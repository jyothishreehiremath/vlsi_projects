==> flow/design.v <==
`timescale 1ns / 1ps
module Pipeline_1(
input clk,rst,
input [7:0]a,b,c,d,
output [7:0]out
    );
    reg [7:0]L12_x1, L12_x2, L12_d1;
    reg [15:0]L23_x3;
    reg  [7:0]L23_d2;
    reg [15:0]L3_result;
    always@(posedge clk)begin
      if(rst)begin 
        L12_x1 <= 0;
        L12_x2 <= 0;
        L12_d1 <= 0;
      end else begin
        L12_x1 <= a + b;
        L12_x2 <= c-d;
        L12_d1 <= d;  
      end    
    end
    always@(posedge clk)begin
      if(rst)begin
        L23_x3 <= 0;
      end else begin
        L23_x3 <= L12_x1 * L12_x2;
        L23_d2 <= L12_d1;
      end
    end 
    always@(posedge clk)begin
      if(rst)begin
        L3_result <= 0;
      end else begin
      if(L23_d2 != 0)
        L3_result <= L23_x3 / L23_d2;
      else 
        L3_result <= 0;
      end   
    end
    assign out = L3_result;
endmodule
* Reports on Pipeline_1 *
Tool output for the design above, in the order of the flow.
Lines are those of the file above, counted from 1.
Library cell names are shortened.
The mark n/a stands for no value.

inputs
  top = Pipeline_1
  clock = clk
  standard-cell library = sky130hd
  timing corner = tt_025C_1v80

* After elaboration *
Counts by Yosys on the flattened word-level netlist (proc, flatten, opt, wreduce; memories kept). Register bits leave out memories and registers merged into their read ports (data or address); mux counts leave out enables and synchronous resets folded into registers. Print and check cells are left out. Cells with the same type and inputs are merged into one.

storage and ports
  register bits = 56
  input bits = 34
  output and inout bits = 8
  elaborated cells = 13

cells by class
  $add $sub $neg = 2
  $mul = 1
  divide/modulo/power cells = 1
  bitwise logic cells = 1
  reductions and logical operators = 2

operator list
  operator                    count
  divider 16 x 8 -> 16 bit    1
  multiplier 8 x 8 -> 16 bit  1
  adder 8 bit                 1
  subtractor 8 bit            1
  nonzero test 8 bit          1
  OR reduction 2 bit          1
  inverter 1 bit              1

* Depth *
Yosys ltp: most cells in a row. Word level: on the elaborated netlist, between registers, memories and ports. Mapped: between sequential cells and ports; inverters and the memories' decode and read muxes count.

depth
  word-level depth = 3
  ABC_AREA = 0
  mapped depth = 152
  gate-level depth less buffers = 144

* Mapped cells and area *
Source: synth_stat.txt of the flow (Yosys; design flattened, memories mapped). It holds for the ABC_AREA given above (unset counts as 0); a run with the other value may have another netlist.

cells by type
  cell      count  total area (sq um)
  ha_1      151    1.89E+03
  dfxtp_1   48     960.922
  fa_1      38     760.73
  xnor2_1   43     376.611
  nand2_1   95     356.592
  nor2_1    94     352.838
  o21a_1    47     352.838
  inv_1     89     334.07
  a21oi_1   59     295.283
  nor3_1    59     295.283
  and2_1    41     256.496
  edfxtp_1  8      240.23
  a21o_1    29     217.709
  o21ai_0   42     210.202
  o31ai_1   22     165.158
  mux2_2    14     157.651
  xor2_1    16     140.134
  nor2b_1   20     125.12

Other cell types: 68; their cells: 216.

mapped netlist
  mapped cells = 1131
  synthesis area = 9180.1 sq um
  sequential part of the area = 1201.2 sq um
  flip-flops = 56

* Path before layout *
Source: OpenSTA report_checks on the synthesized netlist (no wires, ideal clock, input and output delay 20% of the period each), path of least setup slack; recovery checks are left aside. Register names are those of the netlist, which keeps one name where synthesis merged equal registers.

path post-synthesis
  kind = register to register
  start = register L23_d2[7]
  end = register L3_result[0]
  period = 29.7 ns
  launch time at the first pin = 0.000 ns
  arrival = 29.155 ns
  data required time = 29.581 ns
  path slack = 0.426 ns
  delay of the path = 29.274 ns
  stages = 142
  synthesis period reached = 29.274 ns

"delay of the path" is the arrival time less input delay plus setup time.
"stages" counts driving pins, that of a launching flip-flop among them; a cell with two outputs on the path counts twice.
"synthesis period reached" = period - worst setup slack (recovery checks aside). The figure is calculated, with input and output delays left at 20% of the set period.
At most two assigning lines are given for a register; there are more.

between the ends, post-synthesis
  path through = edfxtp_1 -> clkbuf_1 -> or4_1 -> clkbuf_1 -> nor4_1 -> a21oi_1 -> a21oi_1 -> ha_1 -> or4b_2 -> o311ai_0 -> a22oi_1 -> ha_1 -> a21oi_1 -> and2_1 -> nor3b_1 -> nor3_1 -> ha_1 -> o211ai_1 -> [106 not listed] -> a21o_1 -> a21o_1 -> a21o_1 -> nor2_1 -> nand4_4 -> mux2_2 -> ha_1 -> nor2b_1 -> o21ai_0 -> nand2b_1 -> a21oi_1 -> nor2b_1 -> o21ai_0 -> nand2b_1 -> a21oi_1 -> nor4bb_1 -> nand4_1 -> o221a_1
  elaborated cells on any way between the ends = 4

ends and longest elaborated chain, post-synthesis
  what           RTL line  source
  from (decl)    9         reg  [7:0]L23_d2;
  from (assign)  27        L23_d2 <= L12_d1;
  to (assign)    32        L3_result <= 0;
  to (assign)    35        L3_result <= L23_x3 / L23_d2;
  to (decl)      10        reg [15:0]L3_result;

Chain of elaborated cells between the ends: none given.

* Path in the finished layout *
Path of least setup slack in the final report of run A (OpenROAD, finished layout, wires in). Where an end is a register, its clock arrival counts in the times.

path post-layout
  kind = register to register
  start = register L23_d2[6]
  end = register L3_result[0]
  period = 28.6 ns
  launch time at the first pin = 0.33 ns
  arrival = 30.35 ns
  data required time = 28.82 ns
  path slack = -1.53 ns
  stages = 140

At most two assigning lines are given for a register; there are more.

between the ends, post-layout
  path through = edfxtp_1 -> or4_4 -> nor4_4 -> a21oi_1 -> a21oi_1 -> ha_2 -> or4b_4 -> o311ai_4 -> a22oi_1 -> ha_1 -> buf_4 -> buf_4 -> o221a_2 -> nor3_2 -> ha_1 -> o211ai_1 -> a211o_1 -> buf_4 -> [104 not listed] -> a21o_1 -> a21o_1 -> a21o_1 -> nor2_2 -> nand4_4 -> mux2_4 -> ha_1 -> nor2b_1 -> o21ai_1 -> nand2b_1 -> a21oi_2 -> nor2b_1 -> o21ai_1 -> nand2b_1 -> a21oi_2 -> nor4bb_4 -> nand4_1 -> o221a_1
  elaborated cells on any way between the ends = 4

ends and longest elaborated chain, post-layout
  what           RTL line  source
  from (decl)    9         reg  [7:0]L23_d2;
  from (assign)  27        L23_d2 <= L12_d1;
  to (assign)    32        L3_result <= 0;
  to (assign)    35        L3_result <= L23_x3 / L23_d2;
  to (decl)      10        reg [15:0]L3_result;

Chain of elaborated cells between the ends: none given.

Lab notebook: Pipeline_1

Settings and measured results of 2 stored flow runs for module Pipeline_1 (sky130hd), not sorted in any way. The constraints put input and output delay at 20% of the set period each and load the outputs with 0.01 pF.

settings of run A
{
  "period_ns": 28.6,
  "CORE_UTILIZATION": 36,
  "PLACE_DENSITY_LB_ADDON": 0.04,
  "CORE_MARGIN": 6,
  "CELL_PAD_IN_SITES_DETAIL_PLACEMENT": 2,
  "TNS_END_PERCENT": 35,
  "ABC_AREA": 0,
  "GPL_TIMING_DRIVEN": 1,
  "CAP_MARGIN": 20,
  "SLEW_MARGIN": 20
}
report of run A
yosys chip area after synthesis (um^2): 9180.1
finish__design__die__area: 29475.7
finish__design__instance__area__stdcell: 12054.1
finish__design__instance__utilization: 0.4885
finish__timing__setup__ws: -1.532
finish__timing__setup__tns: -1.532
finish__timing__hold__ws: 0.397

settings of run B
{
  "period_ns": 43.4,
  "CORE_UTILIZATION": 29,
  "PLACE_DENSITY_LB_ADDON": 0.17,
  "CORE_MARGIN": 9,
  "CELL_PAD_IN_SITES_GLOBAL_PLACEMENT": 2,
  "CELL_PAD_IN_SITES_DETAIL_PLACEMENT": 2,
  "CTS_CLUSTER_SIZE": 98,
  "CAP_MARGIN": 0,
  "SLEW_MARGIN": 25,
  "MIN_ROUTING_LAYER": "met1"
}
report of run B
yosys chip area after synthesis (um^2): 9180.1
finish__design__die__area: 38384.6
finish__design__instance__area__stdcell: 10168.5
finish__design__instance__utilization: 0.3290
finish__timing__setup__ws: 9.639
finish__timing__setup__tns: 0.000
finish__timing__hold__ws: 0.411
